==> flow/design.v <==
module  Player 
( 
				input Reset, frame_clk, 	 
				input[7:0] 	  keycode,		
				input [1:0]   gameState, 	 
				output [9:0]  PlayerX, PlayerY, PlayerS
);
    logic [9:0] Player_X_Pos, Player_X_Motion, Player_Y_Pos, Player_Y_Motion, Player_Size, PlayerXMotionNext, PlayerYMotionNext;
    parameter [9:0] Player_X_Center=320;   
    parameter [9:0] Player_Y_Center=240;   
    parameter [9:0] Player_X_Min=0;        
    parameter [9:0] Player_X_Max=639;      
    parameter [9:0] Player_Y_Min=0;        
    parameter [9:0] Player_Y_Max=479;      
    parameter [9:0] Player_X_Step=1;       
    parameter [9:0] Player_Y_Step=1;       
    assign Player_Size = 4;   
    always_ff @ (posedge Reset or posedge frame_clk )
    begin: Move_Player
        if (Reset)   
        begin 
            Player_Y_Motion <= 10'd0;  
				Player_X_Motion <= 10'd0;  
				Player_Y_Pos <= Player_Y_Center;
				Player_X_Pos <= Player_X_Center;
        end
        else 
        begin 
				 Player_Y_Motion <= PlayerYMotionNext;   
				 Player_X_Motion <= PlayerXMotionNext;   
				 Player_Y_Pos <= (Player_Y_Pos + Player_Y_Motion);   
				 Player_X_Pos <= (Player_X_Pos + Player_X_Motion);
		end  
    end
	 always_comb
	 begin
		PlayerYMotionNext = Player_Y_Motion;
		PlayerXMotionNext = Player_X_Motion;				  
	 	case (keycode)
	 	   8'd26:  
				begin
					if ( (Player_Y_Pos - Player_Size) <= Player_Y_Min )   
						begin
							PlayerYMotionNext = Player_Y_Step;
							PlayerXMotionNext = 10'd0; 
						end
				else if ( (Player_Y_Pos + Player_Size) >= Player_Y_Max )   
						begin
							PlayerXMotionNext = 10'd0; 
							PlayerYMotionNext = (~ (Player_Y_Step) + 1'b1);   
						end
				else if ( (Player_X_Pos - Player_Size) <= Player_X_Min )   
					  begin
						PlayerYMotionNext = 10'd0;	
						PlayerXMotionNext = Player_X_Step; 	
					  end
				else if ( (Player_X_Pos + Player_Size) >= Player_X_Max )   
				     begin
						PlayerYMotionNext = 10'd0;	
						PlayerXMotionNext = (~ (Player_X_Step) + 1'b1);   
					  end
				else
					begin 
						PlayerYMotionNext = (~ (Player_Y_Step) + 1'b1);
						PlayerXMotionNext = 10'd0;	
					end							
				end 
			8'd04:  
				begin
					if ( (Player_Y_Pos - Player_Size) <= Player_Y_Min )   
						begin
							PlayerYMotionNext = Player_Y_Step;
							PlayerXMotionNext = 10'd0; 
						end
				else if ( (Player_Y_Pos + Player_Size) >= Player_Y_Max )   
						begin
							PlayerXMotionNext = 10'd0; 
							PlayerYMotionNext = (~ (Player_Y_Step) + 1'b1);   
						end
				else if ( (Player_X_Pos - Player_Size) <= Player_X_Min )   
					  begin
						PlayerYMotionNext = 10'd0;	
						PlayerXMotionNext = Player_X_Step; 	
					  end
				else if ( (Player_X_Pos + Player_Size) >= Player_X_Max )   
				     begin
						PlayerYMotionNext = 10'd0;	
						PlayerXMotionNext = (~ (Player_X_Step) + 1'b1);   
					  end
				else
					begin 
						PlayerYMotionNext = 10'd0;
						PlayerXMotionNext = (~ (Player_X_Step) + 1'b1);
					end						
				end 	
	 	   8'd22:  
				begin
					if ( (Player_Y_Pos - Player_Size) <= Player_Y_Min )   
						begin
							PlayerYMotionNext = Player_Y_Step;
							PlayerXMotionNext = 10'd0; 
						end
				else if ( (Player_Y_Pos + Player_Size) >= Player_Y_Max )   
						begin
							PlayerXMotionNext = 10'd0; 
							PlayerYMotionNext = (~ (Player_Y_Step) + 1'b1);   
						end
				else if ( (Player_X_Pos - Player_Size) <= Player_X_Min )   
					  begin
						PlayerYMotionNext = 10'd0;	
						PlayerXMotionNext = Player_X_Step; 	
					  end
				else if ( (Player_X_Pos + Player_Size) >= Player_X_Max )   
				     begin
						PlayerYMotionNext = 10'd0;	
						PlayerXMotionNext = (~ (Player_X_Step) + 1'b1);   
					  end
				else
					begin 
						PlayerYMotionNext = Player_Y_Step;
						PlayerXMotionNext = 10'd0;
					end	
				end 
	 	   8'd07:  
				begin
					if ( (Player_Y_Pos - Player_Size) <= Player_Y_Min )   
						begin
							PlayerYMotionNext = Player_Y_Step;
							PlayerXMotionNext = 10'd0; 
						end
				else if ( (Player_Y_Pos + Player_Size) >= Player_Y_Max )   
						begin
							PlayerXMotionNext = 10'd0; 
							PlayerYMotionNext = (~ (Player_Y_Step) + 1'b1);   
						end
				else if ( (Player_X_Pos - Player_Size) <= Player_X_Min )   
					  begin
						PlayerYMotionNext = 10'd0;	
						PlayerXMotionNext = Player_X_Step; 	
					  end
				else if ( (Player_X_Pos + Player_Size) >= Player_X_Max )   
				     begin
						PlayerYMotionNext = 10'd0;	
						PlayerXMotionNext = (~ (Player_X_Step) + 1'b1);   
					  end
				else
					begin 
						PlayerYMotionNext = 10'd0;	
						PlayerXMotionNext = Player_X_Step;
					end				
				end
	 	default:
			begin
				if ( (Player_Y_Pos - Player_Size) <= Player_Y_Min )   
						begin
							PlayerYMotionNext = Player_Y_Step;
							PlayerXMotionNext = 10'd0; 
						end
				else if ( (Player_Y_Pos + Player_Size) >= Player_Y_Max )   
						begin
							PlayerXMotionNext = 10'd0; 
							PlayerYMotionNext = (~ (Player_Y_Step) + 1'b1);   
						end
				else if ( (Player_X_Pos - Player_Size) <= Player_X_Min )   
					  begin
						PlayerYMotionNext = 10'd0;	
						PlayerXMotionNext = Player_X_Step; 	
					  end
				else if ( (Player_X_Pos + Player_Size) >= Player_X_Max )   
				     begin
						PlayerYMotionNext = 10'd0;	
						PlayerXMotionNext = (~ (Player_X_Step) + 1'b1);   
					  end
				else
					begin 
						PlayerYMotionNext = Player_Y_Motion;
						PlayerXMotionNext = Player_X_Motion;
					end		
			end
		endcase
	 end
    assign PlayerX = Player_X_Pos;
    assign PlayerY = Player_Y_Pos;
    assign PlayerS = Player_Size;
endmodule
* From RTL to reports: Player
What the tools print for Player, step after step.
Line numbers count from 1 in the design file above.
Operators carry their Yosys type and port widths (W data, S select, Z words).
Cell names lack the library's common part.
Not given: -
- Design top :: Player
- Clock input :: frame_clk
- Library :: sky130hd
- Timing corner :: tt_025C_1v80

* Word-level counts
Counts by Yosys on the flattened word-level netlist (proc, flatten, opt, wreduce; memories kept). Register bits leave out memories and registers merged into their read ports (data or address). Print and check cells are left out. Cells with the same type and inputs are merged into one.
- Add/subtract/negate cells :: 6
- Magnitude comparators :: 4
- Equal/unequal tests :: 4
- Muxes and demuxes :: 31
- Reduce/logical cells :: 3
** Operator list (count)
- $mux W10 :: 27
- $pmux W10 S3 :: 2
- $le A10 B1 Y1 const B :: 2
- $add A10 B10 Y10 :: 2
- $add A10 B3 Y10 const B :: 2
- $sub A10 B3 Y10 const B :: 2
- $eq A8 B3 Y1 const B :: 2
- $eq A8 B5 Y1 const B :: 2
- $ge A10 B10 Y1 const B :: 1
- $ge A10 B9 Y1 const B :: 1
- $reduce_bool A8 Y1 :: 1
- $reduce_or A2 Y1 :: 2
- $mux W1 :: 2
- Bits in registers :: 40
- Input port bits :: 12
- Output and inout bits :: 30
- Elaborated cells :: 52

* Logic depth
Longest topological path by Yosys (ltp), each cell counted once; first at word level (registers and memories cut), then after technology mapping (sequential cells cut; the memories' decode and read muxes count).
- Word-level depth :: 7
- ABC_AREA :: 1
- Mapped depth :: 10
- Mapped depth without buffers :: 10

* After synthesis
The flow's flattened synthesis, as Yosys stat reports it; memories are mapped. The netlist is that of the ABC_AREA named above (0 if unset); the other value can give another one.
- Standard cells after synthesis :: 278
- Chip area (Yosys) :: 2050.7 um2
- Sequential part of the area :: 608.1 um2
- Flip-flops :: 24
- Buffers :: 10
** Cell types
- dfrtp_1 :: count 18, total area 450.432 um2
- nand2_1 :: count 72, total area 270.259 um2
- ha_1 :: count 18, total area 225.216 um2
- dfstp_2 :: count 6, total area 157.651 um2
- inv_1 :: count 38, total area 142.637 um2
- nand3_1 :: count 21, total area 105.101 um2
- nor2_1 :: count 24, total area 90.086 um2
- buf_4 :: count 10, total area 75.072 um2
- xor2_1 :: count 8, total area 70.067 um2
- xnor2_1 :: count 7, total area 61.309 um2
- a21oi_1 :: count 11, total area 55.053 um2
- fa_1 :: count 2, total area 40.038 um2
- o21ai_2 :: count 4, total area 35.034 um2
- nor2_4 :: count 3, total area 33.782 um2
- a21oi_2 :: count 3, total area 26.275 um2
- nand2_2 :: count 4, total area 25.024 um2
- nand4_1 :: count 4, total area 25.024 um2
- nand2_4 :: count 2, total area 22.522 um2
Not listed: further types 13, cells in them 23.

* Path before layout
OpenSTA on the mapped netlist: ideal clock, no wires. The path of least setup slack (recovery checks aside). Input and output delay are each 20% of the period. Register names are those of the netlist, which keeps one name where synthesis merged equal registers.
- Path kind :: reg-to-reg
- Start point :: register Player_X_Pos[0]
- End point :: register Player_X_Pos[8]
- Period :: 1.99 ns
- Setup time :: 0.075 ns
- Launch time at the first pin :: 0.000 ns
- Data arrival time :: 1.550 ns
- Data required time :: 1.915 ns
- Setup slack :: 0.365 ns
- Delay of the path :: 1.625 ns
- Driving pins on the path :: 8
- Path buffers :: 0
- Period reached after synthesis :: 1.625 ns
"delay of the path" = arrival - input delay + setup time.
"driving pins on the path": output pins that drive a net of the path, with the launching flip-flop's if there is one; two outputs of one cell count as two.
"period reached after synthesis" = period - worst setup slack (recovery checks aside). The figure is calculated, with input and output delays left at 20% of the set period.
Between the ends stands the longest chain of elaborated cells between them, by number of cells; it is not shown to be the way that was timed. Of several equally long chains one is given.
Each line given opens the expression or statement behind the cell; cells for indexed reads and writes are added by Yosys, which also makes memories of some case tables.
- Cells stage by stage :: dfrtp_1 > ha_1 > inv_1 > fa_1 > o21ai_2 > nand2_1 > o211ai_1 > xor2_1
- Cells in the longest elaborated chain :: 1
- Elaborated cells on any way between the ends :: 1
- RTL lines with such cells :: 1
- Classes of those cells :: add/sub: 1
** RTL lines, path after synthesis
- start, declared :: line 8 : logic [9:0] Player_X_Pos, Player_X_Motion, Player_Y_Pos, Player_Y_Motion, Player_Size, PlayerXMotionNext, Play ...
- start, assigned :: line 25 : Player_X_Pos <= Player_X_Center;
- start, assigned :: line 32 : Player_X_Pos <= (Player_X_Pos + Player_X_Motion);
- $add A10 B10 Y10 :: line 32
- end, assigned :: line 25
- end, assigned :: line 32
- end, declared :: line 8

* Timing after layout
Path of least setup slack in the final report of run A (OpenROAD, finished layout, wires in). Where an end is a register, its clock arrival counts in the times.
- Path kind :: reg-to-output
- Start point :: register Player_Y_Pos[4]
- End point :: output port PlayerY[4]
- Period :: 2.9 ns
- Output delay :: 0.58 ns
- Launch time at the first pin :: 0.27 ns
- Data arrival time :: 1.42 ns
- Data required time :: 2.32 ns
- Setup slack :: 0.90 ns
- Driving pins on the path :: 2
- Path buffers :: 1
- Cells stage by stage :: dfstp_2 > clkdlybuf4s50_1
- Cells in the longest elaborated chain :: 0
- Elaborated cells on any way between the ends :: 0
- RTL lines with such cells :: 0
** RTL lines, path after layout
- start, declared :: line 8 : logic [9:0] Player_X_Pos, Player_X_Motion, Player_Y_Pos, Player_Y_Motion, Player_Size, PlayerXMotionNext, Play ...
- start, assigned :: line 24 : Player_Y_Pos <= Player_Y_Center;
- start, assigned :: line 31 : Player_Y_Pos <= (Player_Y_Pos + Player_Y_Motion);
- end, declared :: line 6 : output [9:0] PlayerX, PlayerY, PlayerS

Below are 2 stored runs of the flow (Yosys, OpenROAD; platform sky130hd) on Player, each with its settings and what was measured, unordered. Constraints: input delay and output delay 20% of the set period each, output load 0.01 pF.
"reached clock period" is the run's clock period less its worst setup slack. It is reckoned from that one timing run; input and output delays stay at 20% of the period that was set.
By "time on the worst setup path" is meant the share of the clock period that the worst setup path is allowed (20% is reserved at inputs, 20% at outputs), minus its slack. Clock arrival times at its registers enter into it.
"power" rests on the timing tool's default activity at the inputs, not on a simulated workload.

* Run A
** Files
==> flow/run.sh <==
#!/bin/bash
# the make line also repeats the synthesis and layout settings of config.mk as NAME=value (left out here)
make -C /OpenROAD-flow-scripts/flow DESIGN_CONFIG=/design/flow/config.mk WORK_HOME=/design/flow/orfs CLKGATE_MAP_FILE= finish
==> flow/config.mk <==
export PLATFORM = sky130hd
export DESIGN_NAME = Player
export DESIGN_NICKNAME = Player
export VERILOG_FILES = /design/flow/design.v
export SDC_FILE = /design/flow/constraint.sdc
export NUM_CORES = 4
export LEC_CHECK = 0
export ABC_AREA = 1
export CAP_MARGIN = 20
export CORE_ASPECT_RATIO = 1.04
export CORE_MARGIN = 2
export CORE_UTILIZATION = 20
export CTS_CLUSTER_DIAMETER = 83
export CTS_CLUSTER_SIZE = 30
export SETUP_SLACK_MARGIN = 0.8
export SLEW_MARGIN = 20
export TNS_END_PERCENT = 95
==> flow/constraint.sdc <==
create_clock -name core_clock -period 2.9 [get_ports {frame_clk}]
set_input_delay 0.5800 -clock core_clock [delete_from_list [all_inputs] [get_ports {frame_clk}]]
set_output_delay 0.5800 -clock core_clock [all_outputs]
set_load 0.01 [all_outputs]
** Results
- Mapped cell area after synthesis :: 2050.7 um2
- Area of the die :: 11079.9 um2
- Std-cell area (final layout) :: 2544.9 um2
- Utilization of the finished layout :: 25.6%
- Lowest setup slack :: 0.904 ns
- Summed negative setup slack :: 0.000 ns
- Worst hold slack :: 0.507 ns
- Power :: 3.377 mW
- Reached clock period :: 1.996 ns
- Time on the worst setup path :: 1.42 ns
- Worst setup path kind :: reg-to-output

* Run B
** Files
==> flow/run.sh <==
#!/bin/bash
# the make line also repeats the synthesis and layout settings of config.mk as NAME=value (left out here)
make -C /OpenROAD-flow-scripts/flow DESIGN_CONFIG=/design/flow/config.mk WORK_HOME=/design/flow/orfs CLKGATE_MAP_FILE= finish
==> flow/config.mk <==
export PLATFORM = sky130hd
export DESIGN_NAME = Player
export DESIGN_NICKNAME = Player
export VERILOG_FILES = /design/flow/design.v
export SDC_FILE = /design/flow/constraint.sdc
export NUM_CORES = 4
export LEC_CHECK = 0
export CAP_MARGIN = 20
export CORE_MARGIN = 9
export CORE_UTILIZATION = 71
export CTS_CLUSTER_DIAMETER = 247
export MIN_ROUTING_LAYER = met1
export PLACE_DENSITY_LB_ADDON = 0.17
export SLEW_MARGIN = 20
==> flow/constraint.sdc <==
create_clock -name core_clock -period 2.02 [get_ports {frame_clk}]
set_input_delay 0.4040 -clock core_clock [delete_from_list [all_inputs] [get_ports {frame_clk}]]
set_output_delay 0.4040 -clock core_clock [all_outputs]
set_load 0.01 [all_outputs]
** Results
Unfinished; error FLW-0024 in placement.
